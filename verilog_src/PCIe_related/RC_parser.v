==> flow/design.v <==
module RC_gearbox256 #(
    parameter DATA_WIDTH = 256
)(
    input  wire                         clk,
    input  wire                         rst_n,
    input  wire [DATA_WIDTH-1:0]        m_axis_rc_tdata,
    input  wire                         m_axis_rc_tvalid,
    input  wire [74:0]                  m_axis_rc_tuser,
    input  wire [DATA_WIDTH/32-1:0]     m_axis_rc_tkeep,
    input  wire                         m_axis_rc_tlast,
    output wire                         m_axis_rc_tready,
    output reg                          rc_valid,
    output reg                          rc_payload_last,
    output reg  [255:0]                 rc_payload,
    output reg  [7:0]                   rc_payload_dw_keep,
    output reg  [95:0]                  rc_descriptor  
);
    reg [159:0] data_saver;
    reg [7:0]   r_last_keep;
    reg         r_extra_cycle_needed;
    reg [95:0]  r_desc_reg;
    wire        sop = m_axis_rc_tvalid && m_axis_rc_tuser[32];  
    wire [12:0] current_byte_count = m_axis_rc_tdata[28:16];    
    localparam STATE_IDLE   = 2'd0;
    localparam STATE_ACTIVE = 2'd1;
    localparam STATE_FLUSH  = 2'd2;
    reg [1:0] state;
    function [7:0] calc_tail_keep(input [12:0] bc);
        case ((bc >> 2) & 11'd7)  
            11'd1: calc_tail_keep = 8'b0000_0001;  
            11'd2: calc_tail_keep = 8'b0000_0011;
            11'd3: calc_tail_keep = 8'b0000_0111;
            11'd4: calc_tail_keep = 8'b0000_1111;
            11'd5: calc_tail_keep = 8'b0001_1111;  
            11'd6: calc_tail_keep = 8'b0011_1111;
            11'd7: calc_tail_keep = 8'b0111_1111;
            default: calc_tail_keep = 8'hFF;  
        endcase
    endfunction
    function check_extra_cycle(input [12:0] bc);
        reg [3:0] mod8;
        mod8 = (bc >> 2) & 4'd7; 
        check_extra_cycle = (mod8 > 3) || (mod8 == 0);
    endfunction
    always @(posedge clk) begin
        if (m_axis_rc_tvalid) begin
            data_saver <= m_axis_rc_tdata[255:96];
        end
        if (sop) begin
            r_desc_reg           <= m_axis_rc_tdata[95:0];
            r_last_keep          <= calc_tail_keep(current_byte_count);
            r_extra_cycle_needed <= check_extra_cycle(current_byte_count);
        end
    end
    always @(posedge clk or negedge rst_n) begin
        if (!rst_n) begin
            state               <= STATE_IDLE;
            rc_valid            <= 1'b0;
            rc_payload_last     <= 1'b0;
            rc_payload          <= 256'b0;
            rc_payload_dw_keep  <= 8'b0;
            rc_descriptor       <= 96'b0;
        end 
        else begin
            rc_valid <= 1'b0; 
            rc_payload_last <= 1'b0;
            case (state)
                STATE_IDLE: begin
                    if (sop) begin
                        if (m_axis_rc_tlast) begin
                            state <= STATE_FLUSH;
                        end else begin
                            state <= STATE_ACTIVE;
                        end
                    end
                end
                STATE_ACTIVE: begin
                    if (m_axis_rc_tvalid) begin
                        rc_payload         <= {m_axis_rc_tdata[95:0], data_saver};
                        rc_valid           <= 1'b1;
                        rc_descriptor      <= r_desc_reg;  
                        if (m_axis_rc_tlast) begin
                            if (r_extra_cycle_needed) begin
                                rc_payload_dw_keep <= 8'hFF;  
                                state              <= STATE_FLUSH;
                            end else begin
                                rc_payload_dw_keep <= r_last_keep;  
                                rc_payload_last    <= 1'b1;
                                state              <= STATE_IDLE;
                            end
                        end else begin
                            rc_payload_dw_keep <= 8'hFF;
                        end
                    end
                end
                STATE_FLUSH: begin
                    rc_payload          <= {96'b0, data_saver}; 
                    rc_valid            <= 1'b1;
                    rc_payload_last     <= 1'b1;
                    rc_payload_dw_keep  <= r_last_keep;
                    rc_descriptor       <= r_desc_reg;
                    state               <= STATE_IDLE;
                end
            endcase
        end
    end
    assign m_axis_rc_tready = 1'b1;
endmodule
module RC_parser #(
parameter DATA_WIDTH = 256
)(
input  wire                         clk,
input  wire                         rst_n,
input  wire [DATA_WIDTH-1:0]        m_axis_rc_tdata,
input  wire                         m_axis_rc_tvalid,
input  wire [74:0]                  m_axis_rc_tuser,
input  wire [DATA_WIDTH / 32-1:0]   m_axis_rc_tkeep,
input  wire                         m_axis_rc_tlast,  
output wire                         m_axis_rc_tready,
output wire  [11:0]                  rc_lower_addr,
output wire  [3:0]                   rc_err_code,
output wire  [12:0]                  rc_payload_byte_count,
output wire                          rc_request_completed,
output wire  [15:0]                  rc_requester_id,
output wire  [15:0]                  rc_completer_id,  
output wire  [7:0]                   rc_tag,
output wire  [12:0]                  rc_payload_dw_count,
output wire                          rc_posioned,
output wire                         rc_valid,                
output wire                         rc_payload_last,          
output wire [255:0]                 rc_payload,              
output wire [DATA_WIDTH / 32-1:0]   rc_payload_dw_keep          
);
wire [95:0] rc_descriptor;
assign    rc_lower_addr           = rc_descriptor[11:0];
assign    rc_err_code             = rc_descriptor[15:12];
assign    rc_payload_byte_count   = rc_descriptor[28:16] ;
assign    rc_request_completed    = rc_descriptor[30];
assign    rc_payload_dw_count    = rc_descriptor[42:32];
assign    rc_requester_id         = rc_descriptor[63:48];
assign    rc_completer_id         = rc_descriptor[87:72];
assign    rc_tag                  = rc_descriptor[71:64];
assign    rc_posioned             = rc_descriptor[46];
RC_gearbox256 #(
    .DATA_WIDTH(DATA_WIDTH)
) rc_gearbox_inst (
    .clk                    (clk),
    .rst_n                  (rst_n),
    .m_axis_rc_tdata        (m_axis_rc_tdata),
    .m_axis_rc_tvalid       (m_axis_rc_tvalid),
    .m_axis_rc_tuser        (m_axis_rc_tuser),
    .m_axis_rc_tkeep        (m_axis_rc_tkeep),
    .m_axis_rc_tlast        (m_axis_rc_tlast),
    .m_axis_rc_tready       (m_axis_rc_tready),
    .rc_valid               (rc_valid),
    .rc_payload_last        (rc_payload_last),
    .rc_payload             (rc_payload),
    .rc_payload_dw_keep     (rc_payload_dw_keep),
    .rc_descriptor          (rc_descriptor)
);
endmodule
==> Step by step through the tools: RC_parser <==
What the tools print for RC_parser, step after step.
Line numbers count from 1 in the design file above.
Operators carry their Yosys type and port widths (W data, S select, Z words).
Cell names lack the library's common part.
{ "inputs": {"top": "RC_parser", "clock_port": "clk", "library": "sky130hd", "corner": "tt_025C_1v80"} }

==> Word-level counts <==
Counts by Yosys on the flattened word-level netlist (proc, flatten, opt, wreduce; memories kept). Register bits leave out memories and registers merged into their read ports (data or address). Print and check cells are left out. Cells with the same type and inputs are merged into one.
{ "bits": {"in_bits": 343, "out_inout_bits": 351, "reg_bits": 613, "wordCells": 52} }
{ "classes": {"n_mux": 21, "equal": 12, "reduce_and_logical": 8, "compare": 1} }
{ "op_table": {"columns": ["operator", "count"], "rows": [
  ["$pmux W256 S2", 1],
  ["$mux W256", 1],
  ["$pmux W88 S2", 1],
  ["$mux W88", 1],
  ["$pmux W8 S7", 1],
  ["$mux W8", 3],
  ["$pmux W8 S2", 1],
  ["$eq A3 B3 Y1 const B", 4],
  ["$mux W2", 5],
  ["$eq A3 B2 Y1 const B", 2],
  ["$pmux W2 S3", 1],
  ["$ne A2 B2 Y1 const B", 2],
  ["$logic_not A4 Y1", 1],
  ["$reduce_and A4 Y1", 1],
  ["$pmux W1 S2", 2],
  ["$mux W1", 4],
  ["$eq A3 B1 Y1 const B", 1],
  ["$gt A3 B2 Y1 const B", 1],
  ["$reduce_bool A3 Y1", 1],
  ["$eq A2 B1 Y1 const B", 1],
  ["$ne A2 B1 Y1 const B", 1],
  ["$eq A2 B2 Y1 const B", 1],
  ["$logic_not A2 Y1", 1],
  ["$reduce_and A2 Y1", 1],
  ["$reduce_bool A2 Y1", 1],
  ["$logic_and A1 B1 Y1", 1],
  ["$logic_or A1 B1 Y1", 1]
]} }

==> Longest topological paths <==
Longest topological path by Yosys (ltp), each cell counted once; first at word level (registers and memories cut), then after technology mapping (sequential cells cut; the memories' decode and read muxes count).
{ "logic_depth": {"depth_word": 4, "ABC_AREA": 0, "depth_mapped": 6, "depth_no_buf": 4} }

==> Netlist <==
The flow's flattened synthesis, as Yosys stat reports it; memories are mapped. The netlist is that of the ABC_AREA named above (0 if unset); the other value can give another one.
{ "mapped": {"ff_cells": 601, "mapped_area_mm2": 0.0205597, "sequential_area_mm2": 0.0162919, "cell_count": 1545, "n_buf": 81} }
{ "types": {"columns": ["cell_type", "count"], "rows": [
  ["dfrtp_1", 350],
  ["edfxtp_1", 250],
  ["nand2_1", 733],
  ["a22o_1", 96],
  ["buf_2", 55],
  ["buf_4", 16],
  ["o22a_1", 7],
  ["clkbuf_1", 9],
  ["dfstp_2", 1],
  ["mux2i_4", 1],
  ["nand2b_1", 3],
  ["mux2_4", 1],
  ["o21bai_1", 2],
  ["inv_1", 3],
  ["a21oi_1", 2],
  ["a41o_1", 1],
  ["xor2_1", 1],
  ["a21o_1", 1]
]} }
Other cell types: 11; their cells: 13.
By module: a second synthesis without flattening, with its own total; a netlist apart from the flattened one above.
{ "unflattened": {"cells_unflattened": 1618, "hier_area_mm2": 0.0214681} }
Rows give one instance, submodules left out.
{ "by_module": {"columns": ["module", "seq_area_mm2", "instances", "n_cells", "mod_area_mm2"], "rows": [
  ["RC_gearbox256 #(DATA_WIDTH=256)", 0.0170626, 1, 1615, 0.0214493],
  ["RC_parser", 0, 1, 3, 0.0000188]
]} }

==> Timing after synthesis <==
Path of least setup slack by OpenSTA after synthesis, without wires, with an ideal clock, recovery checks aside; 20% of the period is set as input and as output delay. Where synthesis merged equal registers, the netlist keeps one of their names.
{ "synth_timing": {"path_type": "input to register", "start": "in m_axis_rc_tuser[32]", "end": "reg rc_gearbox_inst.state", "setup_time_ns": 0.083, "in_delay_ns": 0.904, "arrival_time_ns": 3.086, "setup_slack_ns": 1.351, "t_first_pin_ns": 0.904, "driving_pins": 4, "tclk_ns": 4.52, "delay_ns": 2.265, "period_less_setup_slack_ns": 3.169} }
"delay_ns" = arrival - input delay + setup time.
"driving_pins": output pins that drive a net of the path, with the launching flip-flop's if there is one; two outputs of one cell count as two.
"period_less_setup_slack_ns" = period - worst setup slack (recovery checks aside). The figure is calculated, with input and output delays left at 20% of the set period.
Where an end lacks its bit number, it is one bit of the signal, or one of the new flip-flops if synthesis recoded a state register.
The rows between start and end are the longest chain of elaborated cells between them; the timing report does not say that the signal goes this way. Where chains are equally long, one stands for them.
Each line given opens the expression or statement behind the cell; cells for indexed reads and writes are added by Yosys, which also makes memories of some case tables.
A register here has more assigning lines than the two given.
{ "synth_between": {"path_cell_list": "nand2_1 > inv_1 > a21oi_1 > a21oi_1", "elab_chain_cells": 3, "cells_between": 5, "cone_lines": 3} }
{ "synth_lines": {"columns": ["item", "line", "source"], "rows": [
  ["start, declared", 116, "input  wire [74:0]                  m_axis_rc_tuser,"],
  ["$logic_and A1 B1 Y1", 22, "wire        sop = m_axis_rc_tvalid && m_axis_rc_tuser[32];"],
  ["$mux W2", 69, "if (sop) begin"],
  ["$pmux W2 S3", 67, "case (state)"],
  ["end, assigned", 71, "state <= STATE_FLUSH;"],
  ["end, assigned", 73, "state <= STATE_ACTIVE;"],
  ["end, declared", 27, "reg [1:0] state;"]
]} }
Nets of the timed path that keep an RTL name, with a line that drives or declares them; the list need not be complete.
{ "synth_named_nets": {"columns": ["signal", "line"], "rows": [
  ["rc_gearbox_inst.sop", 22]
]} }

==> Path in the finished layout <==
Path of least setup slack in the final report of run A (OpenROAD, finished layout, wires in). Where an end is a register, its clock arrival counts in the times.
{ "layout_timing": {"path_type": "register to output", "start": "reg rc_gearbox_inst.rc_payload_dw_keep[7]", "end": "out rc_payload_dw_keep[7]", "t_first_pin_ns": 0.62, "output_delay_ns": 0.56, "driving_pins": 2, "arrival_time_ns": 1.66, "setup_slack_ns": 0.58, "tclk_ns": 2.8} }
A register here has more assigning lines than the two given.
{ "layout_between": {"path_cell_list": "dfrtp_1 > clkdlybuf4s50_1", "elab_chain_cells": 0, "cells_between": 0, "cone_lines": 0} }
{ "layout_lines": {"columns": ["item", "line", "source"], "rows": [
  ["start, declared", 15, "output reg  [7:0]                   rc_payload_dw_keep,"],
  ["start, assigned", 87, "rc_payload_dw_keep <= r_last_keep;"],
  ["start, assigned", 100, "rc_payload_dw_keep  <= r_last_keep;"],
  ["end, declared", 132, "output wire [DATA_WIDTH / 32-1:0]   rc_payload_dw_keep"]
]} }

--- measured runs ---
Below are 2 stored runs of the flow (Yosys, OpenROAD; platform sky130hd) on RC_parser, each with its settings and what was measured, unordered. Constraints: input delay and output delay 20% of the set period each, output load 0.01 pF.
"clock_period_reached_ns": clock period set for the run, less the worst setup slack. It is reckoned from that one timing run; input and output delays stay at 20% of the period that was set.
"worst_path_time_ns" means the part of the period allowed to the worst setup path (the constraints hold back 20% at inputs and 20% at outputs) less its slack; where the path has registers, the arrival times of their clocks count too.
"power.total_mw" rests on the timing tool's default activity at the inputs, not on a simulated workload.
[
  {
    "run": "run A",
    "settings": { "period_ns": 2.8, "CORE_UTILIZATION": 28, "SETUP_SLACK_MARGIN": -0.27, "PLACE_DENSITY": 0.88, "CORE_ASPECT_RATIO": 1.32, "CORE_MARGIN": 5, "CELL_PAD_IN_SITES_DETAIL_PLACEMENT": 0, "GPL_ROUTABILITY_DRIVEN": 0, "CTS_CLUSTER_SIZE": 23, "SLEW_MARGIN": 0, "MAX_ROUTING_LAYER": "met4", "CAP_MARGIN": 20 },
    "results": { "power.total_mw": 18.290, "worst_path_time_ns": 1.66, "timing.worst_path_kind": "register to output", "fin_util_pct": 40.9, "setup_tns_ns": 0.000, "clock_period_reached_ns": 2.219, "worst_setup_slack_ns": 0.581, "dieArea_mm2": 0.0789994, "final_cell_area_mm2": 0.0298536, "yosys_chip_area_mm2": 0.0205597 }
  },
  {
    "run": "run B",
    "settings": { "period_ns": 3.32, "CORE_UTILIZATION": 28, "CORE_MARGIN": 9, "CELL_PAD_IN_SITES_DETAIL_PLACEMENT": 2, "CTS_CLUSTER_SIZE": 69, "CTS_CLUSTER_DIAMETER": 63, "CAP_MARGIN": 20, "SLEW_MARGIN": 20 },
    "results": { "worst_setup_slack_ns": 0.950, "dieArea_mm2": 0.0835066, "setup_tns_ns": 0.000, "yosys_chip_area_mm2": 0.0205597, "power.total_mw": 15.134, "worst_path_time_ns": 1.71, "timing.worst_path_kind": "register to output", "fin_util_pct": 41.1, "clock_period_reached_ns": 2.370, "final_cell_area_mm2": 0.0296609 }
  }
]
--- end ---
