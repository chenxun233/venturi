==> flow/design.v <==
module RQ_formatter #(
parameter DATA_WIDTH = 256
)(
input clk,
input rst_n,
output wire [DATA_WIDTH-1:0]        s_axis_rq_tdata,     
output wire                         s_axis_rq_tvalid,    
output wire [59:0]                  s_axis_rq_tuser,     
output wire [DATA_WIDTH / 32-1:0]   s_axis_rq_tkeep,     
output wire                         s_axis_rq_tlast,     
input  wire                         s_axis_rq_tready,    
input  wire [3:0]                   rq_type,             
input  wire [63:0]                  rq_addr,             
input  wire [10:0]                  rq_payload_dw_count,      
input  wire [7:0]                   rq_tag,              
input  wire [2:0]                   rq_tc,               
input  wire                         rq_valid,            
input  wire                         rq_payload_sop,      
input  wire                         rq_payload_last,     
input  wire [255:0]                 rq_payload,
output wire                         rq_ready             
);
wire [127:0] rq_descriptor;
assign rq_descriptor[1:0]     = 2'b00;                  
assign rq_descriptor[63:2]    = rq_addr[63:2];          
assign rq_descriptor[74:64]   = rq_payload_dw_count;    
assign rq_descriptor[78:75]   = rq_type;                
assign rq_descriptor[79]      = 1'b0;                   
assign rq_descriptor[95:80]   = 16'h0000;               
assign rq_descriptor[103:96]  = rq_tag;                 
assign rq_descriptor[107:104] = (rq_payload_dw_count == 11'd1) ? 4'b0000 : 4'b1111;  
assign rq_descriptor[111:108] = 4'b1111;                  
assign rq_descriptor[112]     = 1'b0;                   
assign rq_descriptor[114:113] = 2'b00;                  
assign rq_descriptor[119:115] = 5'b00000;               
assign rq_descriptor[120]     = 1'b0;                   
assign rq_descriptor[123:121] = 3'b000;                 
assign rq_descriptor[126:124] = rq_tc;                  
assign rq_descriptor[127]     = 1'b0;                   
RQ_gearbox256 RQ_gearbox256_inst (
    .clk                (clk),
    .rst_n              (rst_n),
    .rq_descriptor        (rq_descriptor),
    .rq_payload           (rq_payload),
    .rq_payload_dw_count  (rq_payload_dw_count),
    .rq_payload_last      (rq_payload_last),
    .rq_valid             (rq_valid),
    .rq_payload_sop       (rq_payload_sop),
    .rq_ready             (rq_ready),
    .s_axis_rq_tdata   (s_axis_rq_tdata),
    .s_axis_rq_tvalid  (s_axis_rq_tvalid),
    .s_axis_rq_tuser   (s_axis_rq_tuser),
    .s_axis_rq_tkeep   (s_axis_rq_tkeep),
    .s_axis_rq_tlast   (s_axis_rq_tlast),
    .s_axis_rq_tready  (s_axis_rq_tready)
);
endmodule
module RQ_gearbox256 #(
    parameter DATA_WIDTH = 256
)(
    input  wire                   clk,
    input  wire                   rst_n,
    (* MARK_DEBUG = "TRUE" *)   input  wire [127:0]              rq_descriptor,
    (* MARK_DEBUG = "TRUE" *)   input  wire [255:0]              rq_payload,
    (* MARK_DEBUG = "TRUE" *)   input  wire [10:0]               rq_payload_dw_count,  
    (* MARK_DEBUG = "TRUE" *)   input  wire                      rq_payload_last,
    (* MARK_DEBUG = "TRUE" *)   input  wire                      rq_valid,
    (* MARK_DEBUG = "TRUE" *)   input  wire                      rq_payload_sop,
    (* MARK_DEBUG = "TRUE" *)   output wire                      rq_ready, 
    (* MARK_DEBUG = "TRUE" *)   output reg  [DATA_WIDTH-1:0]      s_axis_rq_tdata,
    (* MARK_DEBUG = "TRUE" *)   output reg                        s_axis_rq_tvalid,
    (* MARK_DEBUG = "TRUE" *)   output reg  [59:0]                s_axis_rq_tuser,
    (* MARK_DEBUG = "TRUE" *)   output reg  [7:0]                 s_axis_rq_tkeep,
    (* MARK_DEBUG = "TRUE" *)   output reg                        s_axis_rq_tlast,
    (* MARK_DEBUG = "TRUE" *)   input  wire                       s_axis_rq_tready
);
    reg [127:0] data_saver;
    reg [0:0]   one_more_cycle;
    function [7:0] calc_tail_keep(input [10:0] count);
        case (count & 11'd7)  
            11'd1: calc_tail_keep = 8'b0001_1111;
            11'd2: calc_tail_keep = 8'b0011_1111;
            11'd3: calc_tail_keep = 8'b0111_1111;
            11'd4: calc_tail_keep = 8'b1111_1111;  
            11'd5: calc_tail_keep = 8'b0000_0001;  
            11'd6: calc_tail_keep = 8'b0000_0011;
            11'd7: calc_tail_keep = 8'b0000_0111;
            11'd0: calc_tail_keep = 8'b0000_1111;
            default: calc_tail_keep = 8'hFF;  
        endcase
    endfunction
    function [0:0] one_more (input [10:0] count);
        if ((count & 11'd7) <= 11'd4)
            one_more = 1'b0;
        else
            one_more = 1'b1;
    endfunction
    always @(posedge clk or negedge rst_n) begin
        if (!rst_n) begin
            s_axis_rq_tdata   <= 256'b0;
            s_axis_rq_tvalid  <= 1'b0;
            s_axis_rq_tlast   <= 1'b0;
            s_axis_rq_tkeep   <= 8'b0;
            s_axis_rq_tuser   <= 60'b0;
            data_saver        <= 128'b0;
            one_more_cycle    <= 1'b0;
        end 
        else if (s_axis_rq_tready) begin
            if (rq_valid) begin
                if (s_axis_rq_tlast) begin
                    s_axis_rq_tlast   <= 1'b0;
                end
                if (rq_descriptor[78:75] == 4'b0000) begin
                    s_axis_rq_tdata   <= {128'b0, rq_descriptor};
                    s_axis_rq_tvalid  <= 1'b1;
                    s_axis_rq_tlast   <= 1'b1;
                    s_axis_rq_tkeep   <= 8'h0F;  
                    s_axis_rq_tuser   <= {52'b0, rq_descriptor[107:104], rq_descriptor[111:108]};
                    one_more_cycle    <= 1'b0;
                end
                else begin
                    one_more_cycle <= one_more(rq_payload_dw_count);
                    if (rq_payload_sop && !one_more(rq_payload_dw_count) && rq_payload_dw_count <= 11'd4) begin
                        s_axis_rq_tdata   <= {rq_payload[127:0], rq_descriptor};
                        s_axis_rq_tvalid  <= 1'b1;
                        s_axis_rq_tlast   <= 1'b1;
                        s_axis_rq_tkeep   <= calc_tail_keep(rq_payload_dw_count);
                        s_axis_rq_tuser   <= {52'b0, rq_descriptor[107:104], rq_descriptor[111:108]};
                    end
                    else if (rq_payload_sop) begin
                        s_axis_rq_tdata   <= {rq_payload[127:0], rq_descriptor};
                        data_saver        <= rq_payload[255:128];  
                        s_axis_rq_tuser   <= {52'b0, rq_descriptor[107:104], rq_descriptor[111:108]};
                        s_axis_rq_tvalid  <= 1'b1;
                        s_axis_rq_tlast   <= 1'b0;
                        s_axis_rq_tkeep   <= 8'hFF;
                    end
                    else if (!rq_payload_last) begin
                        s_axis_rq_tdata   <= {rq_payload[127:0], data_saver};
                        data_saver        <= rq_payload[255:128];  
                        s_axis_rq_tuser   <= 60'b0;
                        s_axis_rq_tlast   <= 1'b0;
                        s_axis_rq_tvalid  <= 1'b1;
                        s_axis_rq_tkeep   <= 8'hFF;
                    end
                    else if (rq_payload_last && ! one_more(rq_payload_dw_count))begin
                        s_axis_rq_tdata   <= {rq_payload[127:0], data_saver};
                        data_saver        <= 0;  
                        s_axis_rq_tuser   <= 60'b0;
                        s_axis_rq_tlast   <= 1'b1;
                        s_axis_rq_tvalid  <= 1'b1;
                        s_axis_rq_tkeep   <= calc_tail_keep(rq_payload_dw_count);
                    end
                    else if (rq_payload_last && one_more(rq_payload_dw_count))begin
                        s_axis_rq_tdata   <= {rq_payload[127:0], data_saver};
                        data_saver        <= rq_payload[255:128];  
                        s_axis_rq_tuser   <= 60'b0;
                        s_axis_rq_tlast   <= 1'b0;  
                        s_axis_rq_tvalid  <= 1'b1;
                        s_axis_rq_tkeep   <= 8'hFF;
                    end
                end
            end
            else if (one_more_cycle) begin
                s_axis_rq_tdata   <= {data_saver, 128'b0};
                s_axis_rq_tvalid  <= 1'b1;   
                s_axis_rq_tlast   <= 1'b1;  
                s_axis_rq_tkeep   <= calc_tail_keep(rq_payload_dw_count);
                s_axis_rq_tuser   <= 60'b0;
                one_more_cycle    <= 1'b0;
            end
            else begin
                s_axis_rq_tdata   <= 256'b0;
                s_axis_rq_tvalid  <= 1'b0;
                s_axis_rq_tlast   <= 1'b0;
                s_axis_rq_tkeep   <= 8'b0;
                s_axis_rq_tuser   <= 60'b0;
                data_saver        <= 128'b0;
                one_more_cycle    <= 1'b0;
            end
        end
    end
    assign rq_ready = s_axis_rq_tready && !one_more_cycle;
endmodule
Tool chain data of RQ_formatter
What the tools print for RQ_formatter, step after step. Line numbers count from 1 in the design file above. Cell names lack the library's common part. Not given: -

Design top: RQ_formatter. Clock: clk. Cell library: sky130hd. Library corner: tt_025C_1v80.

After elaboration
Counts by Yosys on the flattened word-level netlist (proc, flatten, opt, wreduce; memories kept). Register bits leave out memories and registers merged into their read ports (data or address). Print and check cells are left out. Yosys's memory passes give these memory sizes; they may raise the number of words (mostly to a power of two), join words into wider ones and drop unused or constant bits.

For flip-flop bits (word level) the number is 455. The entry for bits in read-only memories reads 168. The figure for memory cells is 3. Under input port bits stands 352. Output and inout port bits: 327.

Memory list: (name not given) (words 8, width 7, rd ports 1, write ports 0, RTL line 80) `case (count & 11'd7)`; (name not given) (words 8, width 7, rd ports 1, write ports 0, RTL line 80); (name not given) (words 8, width 7, rd ports 1, write ports 0, RTL line 80).

The figure for magnitude comparators is 2. The entry for equal/unequal tests reads 6. Under muxes and demuxes stands 65. For reductions and logical operators the number is 11.

Operator list (number): 256-bit 2-to-1 mux (8); 128-bit 2-to-1 mux (8); 60-bit 2-to-1 mux (7); 8-bit 2-to-1 mux (8); 1-bit 2-to-1 mux (33); 11-bit by 1-bit equality test with 1-bit output (second input constant) (1); 11-bit by 3-bit <= comparator with 1-bit output (second input constant) (1); 7-bit by 3-bit inequality test with 1-bit output (second input constant) (1); 2-bit inequality test (second input constant) (3); 1-bit logical AND (5); 5-bit by 3-bit inequality test with 1-bit output (second input constant) (1); 5-bit AND reduction (1); 4-bit zero test (1); 4-bit 2-to-1 mux (1); 1-bit zero test (3); 3-bit <= comparator (second input constant) (1); 2-bit AND reduction (1).

Logic depth
Longest topological path by Yosys (ltp), each cell counted once; first at word level (registers and memories cut), then after technology mapping (sequential cells cut; the memories' decode and read muxes count).

For word-level depth the number is 29. ABC_AREA: 0. For depth in mapped cells the number is 8.

Mapped cells and area
The flow's flattened synthesis, as Yosys stat reports it; memories are mapped. The netlist is that of the ABC_AREA named above (0 if unset); the other value can give another one.

Cell types (number): dfrtp_1 (396); a221o_1 (202); a22o_1 (162); nor2b_1 (208); buf_4 (60); buf_2 (41); clkbuf_1 (52); mux2i_1 (15); o2bb2ai_1 (15); buf_8 (6); nor2_1 (14); ha_1 (4); buf_6 (4); o21ai_0 (8); a31oi_1 (6); a21oi_1 (7); buf_1 (9); inv_1 (9).

Other cell types: 27; their cells: 49.

The entry for cell count reads 1267. Cell area after synthesis: 16542.1 um^2. The entry for flip-flop cells reads 396. For buffer cells the number is 172.

The figures by module come from a second, unflattened synthesis with its own total; it is not the netlist above.

Cell total of the unflattened synthesis: 1332. The figure for area (unflattened synthesis) is 17420.5 um^2.

Each row is one instance without its submodules.

By module: RQ_gearbox256 (times used 1, cells 1326, area 17381.7 um^2, sequential area 10059.6 um^2); RQ_formatter (times used 1, cells 6, area 38.8 um^2, sequential area 0.0 um^2).

Worst setup path after synthesis
Path of least setup slack by OpenSTA after synthesis, without wires, with an ideal clock, recovery checks aside; 20% of the period is set as input and as output delay. Where synthesis merged equal registers, the netlist keeps one of their names.

Kind: input to register. Start: in rq_payload_dw_count[1]. End: reg RQ_gearbox256_inst.data_saver[107]. The entry for period reads 2.52 ns. Under input delay stands 0.504 ns. Data arrival time: 1.922 ns. The figure for required time is 2.399 ns. The figure for slack is 0.477 ns. The entry for delay of the path reads 1.539 ns. The entry for driving pins on the path reads 8. Under synthesis period reached stands 2.043 ns.

"delay of the path" is the arrival time less input delay plus setup time. "driving pins on the path": output pins that drive a net of the path, with the launching flip-flop's if there is one; two outputs of one cell count as two. "synthesis period reached" = period - worst setup slack (recovery checks aside). The figure is calculated, with input and output delays left at 20% of the set period. Between the ends stands the longest chain of elaborated cells between them, by number of cells; it is not shown to be the way that was timed. Of several equally long chains one is given. A line is the first line of the expression or statement that the cell stems from. Yosys adds cells for indexed reads and writes and turns some case tables into memories. A register here has more assigning lines than the two given.

Cell sequence: inv_1 > ha_1 > nor3b_1 > o2111ai_1 > and4_1 > buf_2 > buf_2 > a22o_1. Under cells in the longest elaborated chain stands 29. Under elaborated cells on any way between the ends stands 35. The figure for source lines of those cells is 9. Classes of those cells: compare: 2; eq/ne: 2; mux: 24; reduce/logical: 7.

Ends and longest elaborated chain, post-synthesis: from (decl) (RTL line 14) `input  wire [10:0]                  rq_payload_dw_count,`; 3-bit <= comparator (RTL line 93) `if ((count & 11'd7) <= 11'd4)`; 1-bit 2-to-1 mux (RTL line 93); 1-bit 2-to-1 mux (RTL line 113) `if (rq_descriptor[78:75] == 4'b0000) begin`; 1-bit 2-to-1 mux (RTL line 109) `if (rq_valid) begin`; 1-bit 2-to-1 mux (RTL line 108) `else if (s_axis_rq_tready) begin`; 1-bit zero test (RTL line 123) `if (rq_payload_sop && !one_more(rq_payload_dw_count) && rq_payload_dw_count <= 11'd4) begin`; 1-bit logical AND (2 in a row) (RTL line 123); [... 14 more ...]; 128-bit 2-to-1 mux (RTL line 154) `else if (rq_payload_last && one_more(rq_payload_dw_count))begin`; 128-bit 2-to-1 mux (RTL line 146) `else if (rq_payload_last && ! one_more(rq_payload_dw_count))begin`; 128-bit 2-to-1 mux (RTL line 138) `else if (!rq_payload_last) begin`; 128-bit 2-to-1 mux (RTL line 130) `else if (rq_payload_sop) begin`; 128-bit 2-to-1 mux (RTL line 123); 128-bit 2-to-1 mux (RTL line 113); 128-bit 2-to-1 mux (RTL line 109); to (assign) (RTL line 132) `data_saver        <= rq_payload[255:128];`; to (assign) (RTL line 140) `data_saver        <= rq_payload[255:128];`; to (decl) (RTL line 77) `reg [127:0] data_saver;`.

Path in the finished layout
Path of least setup slack in the final report of run A (OpenROAD, finished layout, wires in). Where an end is a register, its clock arrival counts in the times.

Kind: input to register. Start: in rq_type[1]. End: reg RQ_gearbox256_inst.s_axis_rq_tdata[26]. The entry for period reads 1.79 ns. Under input delay stands 0.36 ns. Data arrival time: 2.27 ns. The figure for required time is 2.24 ns. The figure for slack is -0.03 ns. The entry for driving pins on the path reads 6.

Between the ends stands the longest chain of elaborated cells between them, by number of cells; it is not shown to be the way that was timed. Of several equally long chains one is given. A register here has more assigning lines than the two given.

Cell sequence: clkdlybuf4s50_1 > or4_4 > nand2_4 > nor2_4 > buf_12 > a221o_1. Under cells in the longest elaborated chain stands 28. Under elaborated cells on any way between the ends stands 30. The figure for source lines of those cells is 8. Classes of those cells: eq/ne: 1; mux: 21; reduce/logical: 8.

Ends and longest elaborated chain, after layout: from (decl) (RTL line 12) `input  wire [3:0]                   rq_type,`; 4-bit zero test (RTL line 113) `if (rq_descriptor[78:75] == 4'b0000) begin`; 1-bit 2-to-1 mux (RTL line 113); 1-bit 2-to-1 mux (RTL line 109) `if (rq_valid) begin`; 1-bit 2-to-1 mux (RTL line 108) `else if (s_axis_rq_tready) begin`; 1-bit zero test (RTL line 123) `if (rq_payload_sop && !one_more(rq_payload_dw_count) && rq_payload_dw_count <= 11'd4) begin`; 1-bit logical AND (2 in a row) (RTL line 123); 1-bit 2-to-1 mux (RTL line 123); [... 13 more ...]; 256-bit 2-to-1 mux (RTL line 154) `else if (rq_payload_last && one_more(rq_payload_dw_count))begin`; 256-bit 2-to-1 mux (RTL line 146) `else if (rq_payload_last && ! one_more(rq_payload_dw_count))begin`; 256-bit 2-to-1 mux (RTL line 138) `else if (!rq_payload_last) begin`; 256-bit 2-to-1 mux (RTL line 130) `else if (rq_payload_sop) begin`; 256-bit 2-to-1 mux (RTL line 123); 256-bit 2-to-1 mux (RTL line 113); 256-bit 2-to-1 mux (RTL line 109); to (assign) (RTL line 114) `s_axis_rq_tdata   <= {128'b0, rq_descriptor};`; to (assign) (RTL line 124) `s_axis_rq_tdata   <= {rq_payload[127:0], rq_descriptor};`; to (decl) (RTL line 70) `(* MARK_DEBUG = "TRUE" *)   output reg  [DATA_WIDTH-1:0]      s_axis_rq_tdata,`.

Memo
Re: implementation data of RQ_formatter

Design RQ_formatter on sky130hd. What follows are 2 stored runs of the flow, each under its own settings; their order means nothing. The constraints put input and output delay at 20% of the set period each and load the outputs with 0.01 pF. "period achieved" means the clock period less the worst setup slack. The figure is calculated, with input and output delays left at 20% of the set period. "overall power": no workload was simulated; the value follows from the tool's default switching activity.

Run A has these settings: period_ns 1.79; CORE_UTILIZATION 26; PLACE_DENSITY_LB_ADDON 0.12; CELL_PAD_IN_SITES_DETAIL_PLACEMENT 2; ABC_AREA 0; GPL_ROUTABILITY_DRIVEN 1; CTS_CLUSTER_DIAMETER 347; SLEW_MARGIN 30; CAP_MARGIN 20; CORE_MARGIN 2. The measured overall power is 24.385 mW. For the synthesis area the run shows 16542.1 um^2. For the post-route worst hold slack the run shows 0.086 ns. The final utilization reads 41.1%. The period achieved is 1.824 ns. The overall die area stands at 65656.4 um^2. For the setup slack of the worst path the run shows -0.034 ns. The standard-cell area after routing stands at 25863.6 um^2.

Run B has these settings: period_ns 1.1; CORE_UTILIZATION 34; SETUP_SLACK_MARGIN -0.04; PLACE_DENSITY_LB_ADDON 0.26; HOLD_SLACK_MARGIN -0.07; CORE_ASPECT_RATIO 1.2; CELL_PAD_IN_SITES_DETAIL_PLACEMENT 0; GPL_ROUTABILITY_DRIVEN 1; CAP_MARGIN 25; CORE_MARGIN 2; SLEW_MARGIN 20. The final utilization reads 58.6%. For the synthesis area the run shows 16542.1 um^2. For the post-route worst hold slack the run shows -0.043 ns. The period achieved is 1.704 ns. For the setup slack of the worst path the run shows -0.604 ns. The overall die area stands at 50440.3 um^2. The measured overall power is 39.569 mW. The standard-cell area after routing stands at 28183.3 um^2.
